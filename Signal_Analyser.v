==> flow/design.v <==
module Signal_Analyser (left, read, read_ready, clk_50, clk_60hz, resetn, jump, walk);
  input [23:0] left;
  input read_ready;
  input clk_60hz;
  input clk_50;
  input resetn;
  output jump;
  output walk;
  output reg read;
  reg [23:0] valid_left;
  volumn vlm(valid_left, read_ready, clk_50, resetn, clk_60hz, jump, walk);
	always @(posedge clk_50)
	begin
	read = 0;
	if(read_ready == 1) begin
	   valid_left <= left;
		read <= 1;
		end
	else
		valid_left <= valid_left;
	end
endmodule  
module volumn (left, read_ready, clk_50, resetn, clk_60hz, jump, walk);
  input [23:0] left;
  input read_ready;
  input clk_50;
  input clk_60hz;
  input resetn;
  output reg jump;
  output reg walk;
  wire [23:0] abs_left;
  reg [23:0] maximum;
  absolute_value abs(left, abs_left);
  always @(posedge clk_50)
  begin
	if(read_ready == 1)
	begin
		if (abs_left >= 24'h0fffff)
		jump <= 1;
		if (abs_left >= 24'h01ffff)
		walk <= 1;
		else
		begin
		jump <= 0;
		walk <= 0;
		end
	end
	else
		begin
		walk <= walk;
		jump <= jump;
		end
  end
endmodule  
module absolute_value(in, out);
  input [23:0] in;
  output reg [23:0] out;
  always @ ( * ) begin
    if (in[23] == 1'b1)
      out = -in;
    else
      out = in;
  end
endmodule
### Step by step through the tools: Signal_Analyser

What the tools print for Signal_Analyser, step after step.
Line numbers count from 1 in the design file above.
Library cell names are shortened.
The mark n/a stands for no value.

| design | value |
|---|---|
| design top | Signal_Analyser |
| clock | clk_50 |
| cell library | sky130hd |
| library corner | tt_025C_1v80 |

### Word-level counts

Source: Yosys, flattened and elaborated, memories not mapped. Widths are those after wreduce. Registers that Yosys merges into a memory's read port (data or address) are not register bits. Print and check cells do not count. Equal cells are merged and count once.

| storage and ports | value |
|---|---|
| register bits | 27 |
| output and inout port bits | 3 |

| cells by class | value |
|---|---|
| muxes and demuxes | 4 |
| add/subtract/negate cells | 1 |
| reduce/logical cells | 1 |
| order comparisons | 2 |
| equal/unequal tests | 1 |

Operators with widths:

| operator | number |
|---|---|
| >= comparator 24 x 17 -> 1 bit (second input constant) | 1 |
| >= comparator 24 x 20 -> 1 bit (second input constant) | 1 |
| negation 24 bit | 1 |
| 2-to-1 mux 24 bit | 1 |
| 2-to-1 mux 1 bit | 3 |
| != test 2 x 1 -> 1 bit (second input constant) | 1 |
| AND reduction 2 bit | 1 |

### Logic depth

Longest topological path by Yosys (ltp), each cell counted once; first at word level (registers and memories cut), then after technology mapping (sequential cells cut; the memories' decode and read muxes count).

| logic depth | value |
|---|---|
| depth after elaboration | 5 |
| ABC_AREA | 0 |
| gate-level depth with buffers | 9 |

### Netlist

The flow's flattened synthesis, as Yosys stat reports it; memories are mapped. The netlist is that of the ABC_AREA named above (0 if unset); the other value can give another one.

| synthesis totals | value |
|---|---|
| mapped area | 1446.4 µm² |
| flip-flop cells | 27 |
| standard cells after synthesis | 118 |
| buffer cells | 3 |
| area of sequential cells | 800.8 µm² |

Cell types:

| cell | number | area in all (µm²) |
|---|---|---|
| edfxtp_1 | 26 | 780.749 |
| nor2_1 | 9 | 33.782 |
| a2111oi_4 | 1 | 27.526 |
| nor3_1 | 5 | 25.024 |
| or3_1 | 4 | 25.024 |
| inv_1 | 6 | 22.522 |
| or3_4 | 2 | 22.522 |
| or4_1 | 3 | 22.522 |
| dfxtp_1 | 1 | 20.019 |
| mux2i_1 | 2 | 20.019 |
| nand3_1 | 4 | 20.019 |
| and3_1 | 3 | 18.768 |
| o22ai_1 | 3 | 18.768 |
| o2111ai_1 | 2 | 17.517 |
| xor2_1 | 2 | 17.517 |
| nor3_4 | 1 | 16.266 |
| a21boi_0 | 2 | 15.014 |
| nand2_1 | 4 | 15.014 |

Not listed: further types 32, cells in them 38.
By module: a second synthesis without flattening, with its own total; a netlist apart from the flattened one above.

| unflattened totals | value |
|---|---|
| cell total of the unflattened synthesis | 113 |
| area (unflattened synthesis) | 1383.8 µm² |

Each row is one instance without its submodules.

By module:

| module | times used | cells | area (µm²) | sequential area (µm²) |
|---|---|---|---|---|
| Signal_Analyser | 1 | 25 | 740.7 | 740.7 |
| absolute_value | 1 | 73 | 493.0 | 0.0 |
| volumn | 1 | 15 | 150.1 | 60.1 |

### Path before layout

Source: OpenSTA report_checks on the synthesized netlist (no wires, ideal clock, input and output delay 20% of the period each), path of least setup slack; recovery checks are left aside. Register names are those of the netlist, which keeps one name where synthesis merged equal registers.

| path post-synthesis | value |
|---|---|
| path type | register to register |
| start point | register valid_left[0] |
| end point | register vlm.jump |
| time at the first pin | 0.000 ns |
| library setup time | 0.304 ns |
| path delay | 2.527 ns |
| data arrival time | 2.223 ns |
| path slack | -0.147 ns |
| stages on the path | 10 |
| period | 2.38 ns |
| path buffers | 0 |
| synthesis period reached | 2.527 ns |

"path delay" is the arrival time less input delay plus setup time.
"stages on the path" counts driving pins, that of a launching flip-flop among them; a cell with two outputs on the path counts twice.
"synthesis period reached" = period - worst setup slack (recovery checks aside). The figure is calculated, with input and output delays left at 20% of the set period.
The rows between start and end are the longest chain of elaborated cells between them; the timing report does not say that the signal goes this way. Where chains are equally long, one stands for them.
A line is the first line of the expression or statement that the cell stems from. Yosys adds cells for indexed reads and writes and turns some case tables into memories.
At most two assigning lines are given for a register; there are more.
Only ways into the end's enable, where the timed path ends, are counted here.

| between the ends, post-synthesis | value |
|---|---|
| cell sequence | edfxtp_1 inv_1 ha_1 nor4b_1 nand4_1 a21boi_0 o211ai_2 a2111oi_4 mux2i_1 a21boi_1 |
| cells in the longest elaborated chain | 5 |
| elaborated cells between the ends (all ways) | 6 |
| RTL lines with such cells | 4 |

RTL lines, path post-synthesis:

| element | line | RTL |
|---|---|---|
| from (decl) | 10 | `reg [23:0] valid_left;` |
| from (assign) | 16 | `valid_left <= left;` |
| from (assign) | 20 | `valid_left <= valid_left;` |
| negation 24 bit | 60 | `out = -in;` |
| 2-to-1 mux 24 bit | 59 | `if (in[23] == 1'b1)` |
| >= comparator 24 x 17 -> 1 bit | 40 | `if (abs_left >= 24'h01ffff)` |
| != test 2 x 1 -> 1 bit | n/a |  |
| AND reduction 2 bit | n/a |  |
| to (assign) | 39 | `jump <= 1;` |
| to (assign) | 51 | `jump <= jump;` |
| to (decl) | 29 | `output reg jump;` |

### Path in the finished layout

Path of least setup slack in the final report of run 1 (OpenROAD, finished layout, wires in). Where an end is a register, its clock arrival counts in the times.

| path post-layout | value |
|---|---|
| path type | register to register |
| start point | register valid_left[1] |
| end point | register vlm.jump |
| library setup time | 0.27 ns |
| path slack | 0.28 ns |
| data arrival time | 2.82 ns |
| path buffers | 0 |
| time at the first pin | 0.32 ns |
| stages on the path | 10 |
| period | 3.06 ns |

The rows between start and end are the longest chain of elaborated cells between them; the timing report does not say that the signal goes this way. Where chains are equally long, one stands for them.
At most two assigning lines are given for a register; there are more.
Only ways into the end's enable, where the timed path ends, are counted here.

| between the ends, post-layout | value |
|---|---|
| cell sequence | edfxtp_1 inv_1 ha_1 nor4b_2 nand4_1 a21boi_0 o211ai_2 a2111oi_4 mux2i_1 a21boi_1 |
| cells in the longest elaborated chain | 5 |
| elaborated cells between the ends (all ways) | 6 |
| RTL lines with such cells | 4 |

RTL lines, path post-layout:

| element | line | RTL |
|---|---|---|
| from (decl) | 10 | `reg [23:0] valid_left;` |
| from (assign) | 16 | `valid_left <= left;` |
| from (assign) | 20 | `valid_left <= valid_left;` |
| negation 24 bit | 60 | `out = -in;` |
| 2-to-1 mux 24 bit | 59 | `if (in[23] == 1'b1)` |
| >= comparator 24 x 17 -> 1 bit | 40 | `if (abs_left >= 24'h01ffff)` |
| != test 2 x 1 -> 1 bit | n/a |  |
| AND reduction 2 bit | n/a |  |
| to (assign) | 39 | `jump <= 1;` |
| to (assign) | 51 | `jump <= jump;` |
| to (decl) | 29 | `output reg jump;` |

FLOW RESULTS
============

2 stored runs of Signal_Analyser in the flow (synthesis by Yosys, layout by OpenROAD, sky130hd cells), in arbitrary order. Constraints: input delay and output delay 20% of the set period each, output load 0.01 pF.
"clock period achieved" is the run's clock period less its worst setup slack. It is reckoned from that one timing run; input and output delays stay at 20% of the period that was set.
"critical setup path time" = time allowed to the worst setup path (clock period - input delay - output delay, where it has them) - its slack; a late launch clock adds to it, a late capture clock takes from it.
"total design power" is the tool's figure for a default switching activity; nothing was simulated.
A setting shown as - is not set for that run.

| stored run | period_ns | CAP_MARGIN | CORE_MARGIN | CORE_UTILIZATION | SLEW_MARGIN | PLACE_DENSITY_LB_ADDON | CORE_ASPECT_RATIO | GPL_TIMING_DRIVEN | GPL_ROUTABILITY_DRIVEN | MIN_ROUTING_LAYER | MAX_ROUTING_LAYER | cell area after synthesis (µm²) | full die area (µm²) | standard-cell area of the final layout (µm²) | utilization (%) | worst setup slack after layout (ns) | setup TNS (ns) | post-route worst hold slack (ns) | total design power (µW) | clock period achieved (ns) | critical setup path time (ns) | critical path kind |
|---|---|---|---|---|---|---|---|---|---|---|---|---|---|---|---|---|---|---|---|---|---|---|
| run 1 | 3.06 | 20 | 2 | 40 | 20 | - | - | - | - | - | - | 1446.4 | 4112.7 | 1819.2 | 53.3 | 0.281 | 0.000 | 0.804 | 730.1 | 2.779 | 2.78 | register to register |
| run 2 | 4.33 | 20 | 2 | 54 | 20 | 0.28 | 1.27 | 0 | 1 | met2 | met5 | 1446.4 | 3111.6 | 1790.5 | 68.8 | 1.360 | 0.000 | 0.788 | 511.6 | 2.970 | 2.97 | register to register |
